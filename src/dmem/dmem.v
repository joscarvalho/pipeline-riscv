==> flow/design.v <==
module dmem (
	clk,
	we,
	a,
	wd,
	rd,
	DextControl
);
	input wire clk;
	input wire we;
	input wire [31:0] a;
	input wire [31:0] wd;
	output wire [31:0] rd;
	input wire [2:0] DextControl;
	reg [31:0] RAM [63:0];
	assign rd = RAM[a[31:2]];
	always @(posedge clk)
		if (we)
			case (DextControl)
				3'b000:  
				begin
					case (a[1:0])
					2'b00: RAM[a[31:2]][7:0] <= wd[7:0];
					2'b01: RAM[a[31:2]][15:8] <= wd[7:0];
					2'b10: RAM[a[31:2]][23:16] <= wd[7:0];
					2'b11: RAM[a[31:2]][31:24] <= wd[7:0];
					endcase
				end
				3'b001:  
				begin
				case (a[1:0])
					2'b00: RAM[a[31:2]][15:0] <= wd[15:0];
					2'b01: RAM[a[31:2]][23:8] <= wd[15:0];
					2'b10: RAM[a[31:2]][31:16] <= wd[15:0];
					endcase
				end
				default: RAM[a[31:2]] <= wd;
			endcase	
endmodule
### Step by step through the tools: dmem

Tool output for the design above, in the order of the flow.
Lines are those of the file above, counted from 1.
Operators: Yosys type, input widths -> output width; for muxes data width and select width s.
Library cell names are shortened.
The mark -- stands for no value.

| set-up | value |
|---|---|
| design top | dmem |
| clock | clk |
| standard-cell library | sky130hd |
| corner | tt_025C_1v80 |

### Elaborated design

Source: Yosys, flattened and elaborated, memories not mapped. Widths are those after wreduce; folded enables and synchronous resets count as part of the registers. Registers that Yosys merges into a memory's read port (data or address) are not register bits. Print and check cells do not count. Equal cells are merged and count once.
Yosys's memory passes give these memory sizes; they may raise the number of words (mostly to a power of two), join words into wider ones and drop unused or constant bits.

| storage and ports | value |
|---|---|
| input port bits | 69 |
| output and inout port bits | 32 |
| memories | 1 |
| register bits after elaboration | 0 |
| cells after elaboration | 100 |
| memory bits (writable) | 2,048 |

| cells by class | value |
|---|---|
| reduce/logical cells | 7 |
| equality and inequality tests | 4 |
| bitwise logic cells | 21 |
| multiplexer cells | 67 |

Memory list:

| memory | words | width | read ports | wr ports | line | source |
|---|---|---|---|---|---|---|
| RAM | 64 | 32 | 1 | 1 | 15 | `reg [31:0] RAM [63:0];` |

Operators by type and width:

| kind | number |
|---|---|
| $mux 32 | 23 |
| $mux 8 | 20 |
| $or 1x1->1 | 21 |
| $mux 16 | 1 |
| $pmux 2 s2 | 4 |
| $mux 2 | 8 |
| $reduce_or 3->1 | 4 |
| $mux 1 | 11 |
| $eq 2x2->1 const B | 2 |
| $eq 3x1->1 const B | 1 |
| $logic_not 3->1 | 1 |
| $eq 2x1->1 const B | 1 |
| $logic_not 2->1 | 1 |
| $reduce_or 2->1 | 1 |

### Longest topological paths

Longest topological path by Yosys (ltp), each cell counted once; first at word level (registers and memories cut), then after technology mapping (sequential cells cut; the memories' decode and read muxes count).

| depth | value |
|---|---|
| depth in word-level cells | 11 |
| ABC_AREA | 0 |
| mapped depth | 11 |
| depth with buffers taken out | 6 |

### Mapped cells and area

Yosys stat after the flow's synthesis: flattened, memories mapped to cells. It holds for the ABC_AREA given above (unset counts as 0); a run with the other value may have another netlist.

Cells by type:

| cell | number | total area (um^2) |
|---|---|---|
| edfxtp_1 | 2,048 | 6.15E+04 |
| a221oi_1 | 293 | 2.57E+03 |
| a22oi_1 | 289 | 2.17E+03 |
| mux2i_1 | 196 | 1.96E+03 |
| nor2_1 | 355 | 1.33E+03 |
| mux2_2 | 93 | 1.05E+03 |
| o22ai_1 | 134 | 838.304 |
| mux4_2 | 37 | 833.299 |
| a22o_1 | 82 | 718.189 |
| clkbuf_1 | 173 | 649.373 |
| buf_2 | 129 | 645.619 |
| o21ai_0 | 113 | 565.542 |
| nand2_1 | 148 | 555.533 |
| a21oi_1 | 110 | 550.528 |
| a222oi_1 | 41 | 410.394 |
| a221o_1 | 31 | 310.298 |
| o221ai_1 | 33 | 289.027 |
| o22a_1 | 27 | 236.477 |

Other cell types: 38; their cells: 323.

| synthesis totals | value |
|---|---|
| flip-flops | 2,048 |
| mapped area | 79,352.4 um^2 |
| cell count | 4,655 |
| buffers | 371 |
| sequential part of the area | 61,499.0 um^2 |

### Path before layout

Path of least setup slack by OpenSTA after synthesis, without wires, with an ideal clock, recovery checks aside; 20% of the period is set as input and as output delay. Where synthesis merged equal registers, the netlist keeps one of their names.

| timing post-synthesis | value |
|---|---|
| path type | input port to output port |
| start | in a[3] |
| end | out rd[24] |
| launch time at the first pin | 0.894 ns |
| stages on the path | 9 |
| output delay | 0.894 ns |
| arrival | 2.666 ns |
| data required time | 3.576 ns |
| external input delay | 0.894 ns |
| slack | 0.910 ns |
| buffers on the path | 4 |
| path delay | 1.772 ns |
| period | 4.47 ns |
| synthesis period reached | 3.56 ns |

"path delay" is the arrival time less input delay plus setup time.
At an output port there is no setup time.
"stages on the path": output pins that drive a net of the path, with the launching flip-flop's if there is one; two outputs of one cell count as two.
"synthesis period reached" = period - worst setup slack (recovery checks aside). The figure is calculated, with input and output delays left at 20% of the set period.
The rows between start and end are the longest chain of elaborated cells between them; the timing report does not say that the signal goes this way. Where chains are equally long, one stands for them.
Each line given opens the expression or statement behind the cell; cells for indexed reads and writes are added by Yosys, which also makes memories of some case tables.
The chain passes a memory read, where the word-level depth is cut; so it can be longer than that depth.

| on the way, post-synthesis | value |
|---|---|
| cell sequence | buf_4 buf_6 buf_2 clkbuf_1 mux2_2 a221oi_1 o22ai_1 a21oi_1 nand3_1 |
| cells in the longest elaborated chain | 1 |
| elaborated cells between the ends (all ways) | 1 |
| RTL lines with such cells | 1 |
| those cells by class | memory: 1 |

Ends and longest elaborated chain, post-synthesis:

| item | line | source |
|---|---|---|
| start, declared | 11 | `input wire [31:0] a;` |
| $mem_v2 64x32 | 15 | `reg [31:0] RAM [63:0];` |
| end, declared | 13 | `output wire [31:0] rd;` |

### Path in the finished layout

Path of least setup slack in the final report of run 1 (OpenROAD, finished layout, wires in). Where an end is a register, its clock arrival counts in the times.

| timing after layout | value |
|---|---|
| path type | input port to output port |
| start | in a[4] |
| end | out rd[21] |
| stages on the path | 11 |
| period | 4.62 ns |
| slack | 0.03 ns |
| external input delay | 0.92 ns |
| buffers on the path | 5 |
| output delay | 0.92 ns |
| arrival | 3.67 ns |
| data required time | 3.70 ns |
| launch time at the first pin | 0.92 ns |

The rows between start and end are the longest chain of elaborated cells between them; the timing report does not say that the signal goes this way. Where chains are equally long, one stands for them.
The chain passes a memory read, where the word-level depth is cut; so it can be longer than that depth.

| on the way, after layout | value |
|---|---|
| cell sequence | buf_16 buf_4 nor2b_4 buf_12 buf_4 a221oi_1 nor2_1 o21ai_0 o2111ai_2 or4_1 buf_4 |
| cells in the longest elaborated chain | 1 |
| elaborated cells between the ends (all ways) | 1 |
| RTL lines with such cells | 1 |
| those cells by class | memory: 1 |

Ends and longest elaborated chain, after layout:

| item | line | source |
|---|---|---|
| start, declared | 11 | `input wire [31:0] a;` |
| $mem_v2 64x32 | 15 | `reg [31:0] RAM [63:0];` |
| end, declared | 13 | `output wire [31:0] rd;` |

Top module dmem; platform sky130hd; tools Yosys and OpenROAD; 2 stored runs in no particular order. Input and output delays are each 20% of the period that was set; the output load is 0.01 pF.
"period reached" means the clock period less the worst setup slack. The figure is calculated, with input and output delays left at 20% of the set period.
"critical setup path time" means the part of the period allowed to the worst setup path (the constraints hold back 20% at inputs and 20% at outputs) less its slack; where the path has registers, the arrival times of their clocks count too.
"power consumption": no workload was simulated; the value follows from the tool's default switching activity.
Settings: - = not set for that run.

| run name | period_ns | CORE_UTILIZATION | PLACE_DENSITY_LB_ADDON | CORE_ASPECT_RATIO | ABC_AREA | CTS_CLUSTER_SIZE | CAP_MARGIN | MAX_ROUTING_LAYER | CORE_MARGIN | SLEW_MARGIN | SETUP_SLACK_MARGIN | HOLD_SLACK_MARGIN | GPL_TIMING_DRIVEN | CTS_CLUSTER_DIAMETER | smallest setup slack (ns) | power consumption (µW) | summed negative setup slack (ns) | utilization after routing | standard-cell area of the final layout (um^2) | critical setup path time (ns) | kind of the worst setup path | total die area (um^2) | post-route worst hold slack (ns) | period reached (ns) | synthesis area (um^2) |
|---|---|---|---|---|---|---|---|---|---|---|---|---|---|---|---|---|---|---|---|---|---|---|---|---|---|
| run 1 | 4.62 | 35 | 0.06 | 1.5 | 0 | 94 | 15 | met5 | 2 | 20 | - | - | - | - | 0.026 | 40,303 | 0.000 | 0.436 | 98,474.4 | 2.75 | input port to output port | 230,624.0 | 0.483 | 4.594 | 79,352.4 |
| run 2 | 2.9 | 23 | 0.13 | - | - | - | 20 | met5 | 9 | 20 | 0.01 | -0.06 | 1 | 74 | -0.808 | 67,256 | -19.435 | 0.311 | 106,923.0 | 2.55 | input port to output port | 366,479.0 | 0.053 | 3.708 | 79,352.4 |
